==> flow/design.v <==
module key_xd(
    clk    ,
    rst_n  ,
    key_in ,
    key_vld 
);
parameter                       	DATA_W 	  = 20          ;
parameter                       	KEY_W 	  = 3           ;
parameter                       	TIME_20MS = 1_000_000   ;
input               	        	clk                     ;
input               	        	rst_n                   ;
input           [KEY_W-1 :0]		key_in                  ;
output          [KEY_W-1 :0]  	    key_vld                 ;
reg             [KEY_W-1 :0]  	    key_vld                 ;
reg             [DATA_W-1:0]  	    cnt                     ;
wire                            	add_cnt                 ;
wire                            	end_cnt                 ;
reg									flag_add                    ;
reg             [KEY_W-1 :0]        key_in_ff1              ;
reg             [KEY_W-1 :0]        key_in_ff0              ;
always  @(posedge clk or negedge rst_n)begin
    if(rst_n==1'b0)begin
        cnt <= 20'b0;
    end
    else if(add_cnt)begin
        if(end_cnt)
            cnt <= 20'b0;
        else
            cnt <= cnt + 1'b1;
    end
    else begin
        cnt <= 0;
    end
end
assign add_cnt = flag_add==1'b0 && (&key_in_ff1==0);
assign end_cnt = add_cnt && cnt == TIME_20MS - 1;
always  @(posedge clk or negedge rst_n)begin
    if(rst_n==1'b0)begin
        flag_add <= 1'b0;
    end
    else if(end_cnt)begin
        flag_add <= 1'b1;
    end
    else if(&key_in_ff1==1)begin
        flag_add <= 1'b0;
    end
end
always  @(posedge clk or negedge rst_n)begin
    if(rst_n==1'b0)begin
        key_in_ff0 <= {{KEY_W}{1'b1}};
        key_in_ff1 <= {{KEY_W}{1'b1}};
    end
    else begin
        key_in_ff0 <= key_in    ;
        key_in_ff1 <= key_in_ff0;
    end
end
always  @(posedge clk or negedge rst_n)begin
    if(rst_n==1'b0)begin
        key_vld <= 0;
    end
    else if(end_cnt)begin
        key_vld <= ~key_in_ff1;
    end
    else begin
        key_vld <= 0;
    end
end
endmodule
module key_xd_seg(
	clk,
	rst_n,
	seg_sel,
	segment,
	key
);
input clk ;
input rst_n ;
input [2:0]key;
output [7:0] seg_sel ;
output [6:0] segment ;
reg [7:0] seg_sel ;
reg [6:0] segment ;
reg [9:0] cnt0;
reg [2:0] cnt1;
wire [2:0]key_out;
wire add_cnt0;
wire end_cnt0;
wire add_cnt1;
wire end_cnt1;
 key_xd key_xd(
	.clk(clk),
	.rst_n(rst_n),
	.key_in(key),
	.key_vld(key_out)
	);
always @(posedge clk or negedge rst_n)begin 
 if(!rst_n)begin
 cnt0 <= 0;
 end
 else if(add_cnt0)begin
 if(end_cnt0)
 cnt0 <= 0;
 else
 cnt0 <= cnt0 + 1;
 end
end
assign add_cnt0 = 1 ;
assign end_cnt0 = add_cnt0 && cnt0==1000-1 ;
always @(posedge clk or negedge rst_n)begin 
 if(!rst_n)begin
 cnt1 <= 0;
 end
 else if(add_cnt1)begin
 if(end_cnt1)
 cnt1 <= 0;
 else
 cnt1 <= cnt1 + 1;
 end
end
assign add_cnt1 = end_cnt0;
assign end_cnt1 = add_cnt1 && cnt1==8-1 ;
always @(posedge clk or negedge rst_n) begin
	if (!rst_n) begin
		seg_sel<=8'b11111111;
	end
	else   begin
		case(cnt1)
		0:seg_sel<=8'b11111110;
		1:seg_sel<=8'b11111101;
		2:seg_sel<=8'b11111011;
		3:seg_sel<=8'b11110111;
		4:seg_sel<=8'b11101111;
		5:seg_sel<=8'b11011111;
		6:seg_sel<=8'b10111111;
		7:seg_sel<=8'b01111111;
		default:seg_sel<=seg_sel;
		endcase
	end
end
reg[3:0] sel_data;
always @(posedge clk or negedge rst_n) begin
	if (!rst_n) begin
		segment<=7'h01;
	end
	else begin
		case(sel_data)
		0:segment<=7'h01;
        1:segment<=7'h4f;
        2:segment<=7'h12;
        3:segment<=7'h06;
        4:segment<=7'h4c;
        5:segment<=7'h24;
        6:segment<=7'h20;
        7:segment<=7'h0f;
        8:segment<=7'h00;
        9:segment<=7'h04;
        10:segment<=7'h7f;
		default:segment<=segment;
		endcase
	end
end
reg [3:0] sec_seg_1;
reg [2:0] sec_seg_2;
reg [3:0] min_seg_1;
reg [2:0] min_seg_2;
reg [1:0] hou_seg_1;
reg [1:0] hou_seg_2;
reg [25:0]cnt_1s;
reg [25:0]cnt_0_5s;
wire add_cnt_0_5s;
wire end_cnt_0_5s; 
reg  flash_0_5s;
always @(posedge clk or negedge rst_n)begin  
 if(!rst_n)begin
 cnt_0_5s <= 0;
 end
 else if(add_cnt_0_5s)begin
 if(end_cnt_0_5s)
 cnt_0_5s <= 0;
 else
 cnt_0_5s <= cnt_0_5s + 1;
 end
end
assign add_cnt_0_5s = key_set1; 
assign end_cnt_0_5s = add_cnt_0_5s && cnt_0_5s==2000_0000-1 ;
always @(posedge clk or negedge rst_n) begin
	if (!rst_n) begin
		flash_0_5s<=0;
	end
	else if (end_cnt_0_5s) begin
		flash_0_5s<=~flash_0_5s;
	end
end
wire add_cnt_1s;
wire end_cnt_1s; 
always @(posedge clk or negedge rst_n)begin
 if(!rst_n)begin
 cnt_1s <= 0;
 end
 else if(add_cnt_1s)begin
 if(end_cnt_1s)
 cnt_1s <= 0;
 else
 cnt_1s <= cnt_1s + 1;
 end
end
assign add_cnt_1s = key_set1==0; 
assign end_cnt_1s = add_cnt_1s && cnt_1s==50_000000-1 ;
wire add_sec_1;
wire end_sec_1;
always @(posedge clk or negedge rst_n) begin
	if (!rst_n) begin
		sec_seg_1<=0;	
	end
	else if (add_sec_1) begin
		if (end_sec_1) begin
			sec_seg_1<=0;
		end
		else begin
			sec_seg_1<=sec_seg_1+1;
		end
	end
end
assign add_sec_1 = end_cnt_1s||((key_set2==0)&& key_set3 &&key_set1) ;
assign end_sec_1 = add_sec_1&& sec_seg_1 == 10-1 ;
wire add_sec_2;
wire end_sec_2;
always @(posedge clk or negedge rst_n) begin
	if (!rst_n) begin
		sec_seg_2<=0;	
	end
	else if (add_sec_2) begin
		if (end_sec_2) begin
			sec_seg_2<=0;
		end
		else begin
			sec_seg_2<=sec_seg_2+1;
		end
	end
end
assign add_sec_2 = end_sec_1 || ((key_set2==1)&& key_set3&&key_set1);
assign end_sec_2 = add_sec_2&& sec_seg_2 == 6-1 ;
wire add_min_1;
wire end_min_1;
always @(posedge clk or negedge rst_n) begin
	if (!rst_n) begin
		min_seg_1<=0;	
	end
	else if (add_min_1) begin
		if (end_min_1) begin
			min_seg_1<=0;
		end
		else begin
			min_seg_1<=min_seg_1+1;
		end
	end
end
assign add_min_1 = end_sec_2 || ((key_set2==2)&& key_set3&&key_set1);
assign end_min_1 = add_min_1 && min_seg_1 == 10-1 ;
wire add_min_2;
wire end_min_2;
always @(posedge clk or negedge rst_n) begin
	if (!rst_n) begin
		min_seg_2<=0;	
	end
	else if (add_min_2) begin
		if (end_min_2) begin
			min_seg_2<=0;
		end
		else begin
			min_seg_2<=min_seg_2+1;
		end
	end
end
assign add_min_2 = end_min_1 || ((key_set2==3)&& key_set3&&key_set1);
assign end_min_2 = add_min_2 && min_seg_2 == 6-1 ;
reg [3:0]x;
wire add_hou_1;
wire end_hou_1;
always @(posedge clk or negedge rst_n) begin
	if (!rst_n) begin
		hou_seg_1<=3;	
	end
	else if (add_hou_1) begin
		if (end_hou_1) begin
			hou_seg_1<=0;
		end
		else begin
			hou_seg_1<=hou_seg_1+1;
		end
	end
end
assign add_hou_1 =  end_min_2 || ((key_set2==4)&& key_set3&&key_set1);
assign end_hou_1 = add_hou_1 && hou_seg_1 == x-1 ;
wire add_hou_2;
wire end_hou_2;
always @(posedge clk or negedge rst_n) begin
	if (!rst_n) begin
		hou_seg_2<=2;	
	end
	else if (add_hou_2) begin
		if (end_hou_2) begin
			hou_seg_2<=0;
		end
		else begin
			hou_seg_2<=hou_seg_2+1;
		end
	end
end
assign add_hou_2 =  end_hou_1 ||((key_set2==5)&& key_set3&&key_set1);
assign end_hou_2 = add_hou_2 && hou_seg_2 == 3-1 ;
always@(*)begin
	if (hou_seg_2 == 2) begin
		x<=4;
	end
	else begin
		x<=10;
	end
end
always@(*)begin
	case(cnt1)
	0:begin
	if (key_set2==5) begin
		if (flash_0_5s) begin
			sel_data<=10;
		end
		else begin
			sel_data<=hou_seg_2;
		end
	end
	else begin
			sel_data<=hou_seg_2;
	end
	end
	1:begin
	if (key_set2==4) begin
		if (flash_0_5s) begin
			sel_data<=10;
		end
		else begin
			sel_data<=hou_seg_1;
		end
	end
	else begin
			sel_data<=hou_seg_1;
	end
	end
	2:begin
	if (key_set2==3) begin
		if (flash_0_5s) begin
			sel_data<=10;
		end
		else begin
			sel_data<=min_seg_2;
		end
	end
	else begin
			sel_data<=min_seg_2;
	end
	end
	3:begin 
	if (key_set2==2) begin
		if (flash_0_5s) begin
			sel_data<=10;
		end
		else begin
			sel_data<=min_seg_1;
		end
	end
	else begin
			sel_data<=min_seg_1;
	end    
	end
	4:begin
	if (key_set2==1) begin
		if (flash_0_5s) begin
			sel_data<=10;
		end
		else begin
			sel_data<=sec_seg_2;
		end
	end
	else begin
			sel_data<=sec_seg_2;
	end    
	end
	5:
	begin
	if (key_set2==0) begin
		if (flash_0_5s) begin
			sel_data<=10;
		end
		else begin
			sel_data<=sec_seg_1;
		end
	end
	else begin
			sel_data<=sec_seg_1;
	end    
	end
	default:sel_data<=0;
	endcase
end
reg key_set1; 
always @(posedge clk or negedge rst_n) begin
	if (!rst_n) begin
		key_set1<=0;
	end
	else if (key_out[0]) begin
		key_set1<=~key_set1;
	end
	else begin
		key_set1<=key_set1;
	end
end
reg [2:0]key_set2; 
always @(posedge clk or negedge rst_n) begin
	if (!rst_n) begin
		key_set2<=0;
	end
	else if (key_set1) begin
		if (key_set2 >6-1) begin
			key_set2<=0;
		end
		else if (key_out[1])begin
			key_set2<=key_set2+1;
		end
		else begin
			key_set2<=key_set2;
		end
	end
end
reg key_set3;
always @(posedge clk or negedge rst_n) begin
	if (!rst_n) begin
		key_set3<=0;
	end
	else if (key_out[2]) begin
		key_set3<=1;
	end
	else begin
		key_set3<=0;
	end
end
endmodule
======== Reports on key_xd_seg ========
The steps from the RTL of key_xd_seg to its reports follow in flow order.
Line numbers count from 1 in the design file above.
Operators: Yosys type, input widths -> output width; for muxes data width and select width s.
Library cell names are shortened.
Not given: -
design
  design top .............................. key_xd_seg
  clock ................................... clk
  cell library ............................ sky130hd
  timing corner ........................... tt_025C_1v80

======== After elaboration ========
Yosys after proc, flatten, opt, wreduce and memory -nomap, before mapping. Memory bits, and registers merged into a memory's read port (data or address), are not among the register bits. Print and check cells are not counted. Equal cells are merged and count once.
Memory sizes are those after Yosys's memory passes, which may raise the word count (mostly to a power of two), join words into wider ones and drop unused or constant bits.
bit counts
  register bits after elaboration ......... 126
  bits in read-only memories .............. 64
  clocked read ports x word width ......... 8
  memories kept ........................... 1
  bits of input ports ..................... 5
  word-level cells ........................ 143
cells by class
  add/sub/neg operators ................... 13
  magnitude comparators ................... 1
  equality and inequality tests ........... 32
  multiplexer cells ....................... 33
  bitwise gates (word level) .............. 4
  reductions and logical operators ........ 39
memory list
  name             depth  width  read ports  wr ports  RTL line  text
  (no name shown)  8      8      1           0         128       case(cnt1)
operators by type and width
  operator               number
  $pmux 7 s11            1
  $mux 4                 15
  $add 26x1->26 const B  2
  $mux 26                2
  $mux 20                2
  $eq 2x32->1            1
  $logic_not 32->1       1
  $eq 26x25->1 const B   1
  $eq 26x26->1 const B   1
  $pmux 4 s6             1
  $logic_and 1x1->1      23
  $eq 3x3->1 const B     7
  $add 20x1->20 const B  1
  $eq 20x20->1 const B   1
  $eq 4x4->1 const B     5
  $mux 3                 6
  $eq 4x3->1 const B     4
  $add 3x1->3 const B    4
  $eq 3x2->1 const B     4
  $reduce_bool 11->1     1
  $add 10x1->10 const B  1
  $eq 10x10->1 const B   1
  $mux 10                1
  $add 4x1->4 const B    2
  $eq 4x2->1 const B     2
  $logic_or 1x1->1       6
  $eq 3x1->1 const B     2
  $logic_not 3->1        2
Not listed: further kinds 15, cells in them 22.

======== Logic depth ========
Yosys ltp: most cells in a row. Word level: on the elaborated netlist, between registers, memories and ports. Mapped: between sequential cells and ports; inverters and the memories' decode and read muxes count.
depth
  depth after elaboration ................. 16
  ABC_AREA ................................ 0
  depth in mapped cells ................... 10
  gate-level depth less buffers ........... 8

======== After synthesis ========
Source: synth_stat.txt of the flow (Yosys; design flattened, memories mapped). It holds for the ABC_AREA given above (unset counts as 0); a run with the other value may have another netlist.
synthesis totals
  cell count .............................. 646
  chip area (Yosys) ....................... 0.0066163 mm^2
  flip-flops .............................. 134
  buffers ................................. 15
cells by type
  type     number  total area (um^2)
  dfrtp_1  116     2.9E+03
  dfstp_2  18      472.954
  xor2_1   41      359.094
  nor2_1   86      322.81
  xnor2_1  35      306.544
  ha_1     24      300.288
  nand2_1  62      232.723
  nand3_1  42      210.202
  nand4_1  20      125.12
  o21ai_0  20      100.096
  and3_1   15      93.84
  inv_1    22      82.579
  and3b_1  6       52.55
  buf_2    9       45.043
  or3_1    7       43.792
  nor4_4   2       42.541
  nor3_1   8       40.038
  o21ai_1  8       40.038
Not listed: further types 52, cells in them 105.
By module: a second synthesis without flattening, with its own total; a netlist apart from the flattened one above.
unflattened totals
  cells (unflattened synthesis) ........... 658
  area (unflattened synthesis) ............ 0.0066489 mm^2
Rows give one instance, submodules left out.
modules
  module      times used  cells  area (mm^2)
  key_xd_seg  1           536    0.0053601
  key_xd      1           122    0.0012887

======== Timing after synthesis ========
Path of least setup slack by OpenSTA after synthesis, without wires, with an ideal clock, recovery checks aside; 20% of the period is set as input and as output delay. Where synthesis merged equal registers, the netlist keeps one of their names.
timing post-synthesis
  path type ............................... register -> register
  start point ............................. reg key_set2[0]
  end point ............................... reg segment[6]
  clock period ............................ 3.0 ns
  time at the first pin ................... 0.000 ns
  arrival ................................. 2.035 ns
  data required time ...................... 2.868 ns
  setup slack ............................. 0.833 ns
  delay of the path ....................... 2.167 ns
  stages on the path ...................... 11
  path buffers ............................ 2
  synthesis period reached ................ 2.167 ns
"delay of the path" is the arrival time less input delay plus setup time.
"stages on the path": output pins that drive a net of the path, with the launching flip-flop's if there is one; two outputs of one cell count as two.
"synthesis period reached" is the clock period less the worst setup slack; recovery checks do not enter. This is arithmetic on one report: input and output delays are still those of the set period (20% each).
Between the ends stands the longest chain of elaborated cells between them, by number of cells; it is not shown to be the way that was timed. Of several equally long chains one is given.
A line is the first line of the expression or statement that the cell stems from. Yosys adds cells for indexed reads and writes and turns some case tables into memories.
A register here has more assigning lines than the two given.
between the ends, post-synthesis
  cell sequence ........................... dfrtp_1 > inv_1 > ha_1 > buf_2 > a32o_1 > a32oi_1 > o2111ai_2 > or2_0 > clkbuf_1 > a21oi_1 > o21ai_1
  length of the longest elaborated chain .. 5
  elaborated cells on any way between the ends .. 26
  those cells by class .................... eq/ne: 15; mux: 8; reduce/logical: 3
RTL lines, path post-synthesis
  item             RTL line  text
  from (decl)      417       reg [2:0]key_set2;
  from (assign)    427       key_set2<=key_set2+1;
  from (assign)    430       key_set2<=key_set2;
  $logic_not 3->1  390       if (key_set2==0) begin
  $mux 4           390
  $pmux 4 s6       322       case(cnt1)
  $eq 4x4->1       147       case(sel_data)
  $pmux 7 s11      147
  to (assign)      148       0:segment<=7'h01;
  to (assign)      159       default:segment<=segment;
  to (decl)        81        output [6:0] segment ;

Top module key_xd_seg; platform sky130hd; tools Yosys and OpenROAD; 2 stored runs in no particular order. Input and output delays are each 20% of the period that was set; the output load is 0.01 pF.

---- stored run 1 ----
settings
  period_ns = 1.62
  CORE_UTILIZATION = 67
  SETUP_SLACK_MARGIN = 0.38
  PLACE_DENSITY = 0.53
  HOLD_SLACK_MARGIN = 0.18
  CELL_PAD_IN_SITES_GLOBAL_PLACEMENT = 3
  ABC_AREA = 0
  GPL_ROUTABILITY_DRIVEN = 0
  CTS_CLUSTER_DIAMETER = 264
  CAP_MARGIN = 20
  SLEW_MARGIN = 35
  MAX_ROUTING_LAYER = met4
  CORE_MARGIN = 2
results
  stopped before the end: placement reported GPL-0301

---- stored run 2 ----
settings
  period_ns = 2.02
  CORE_UTILIZATION = 43
  SETUP_SLACK_MARGIN = 0.0
  PLACE_DENSITY_LB_ADDON = 0.12
  CORE_MARGIN = 3
  CELL_PAD_IN_SITES_GLOBAL_PLACEMENT = 3
  CELL_PAD_IN_SITES_DETAIL_PLACEMENT = 0
  ABC_AREA = 1
  CAP_MARGIN = 15
  SLEW_MARGIN = 5
results
  stopped before the end: placement reported FLW-0024
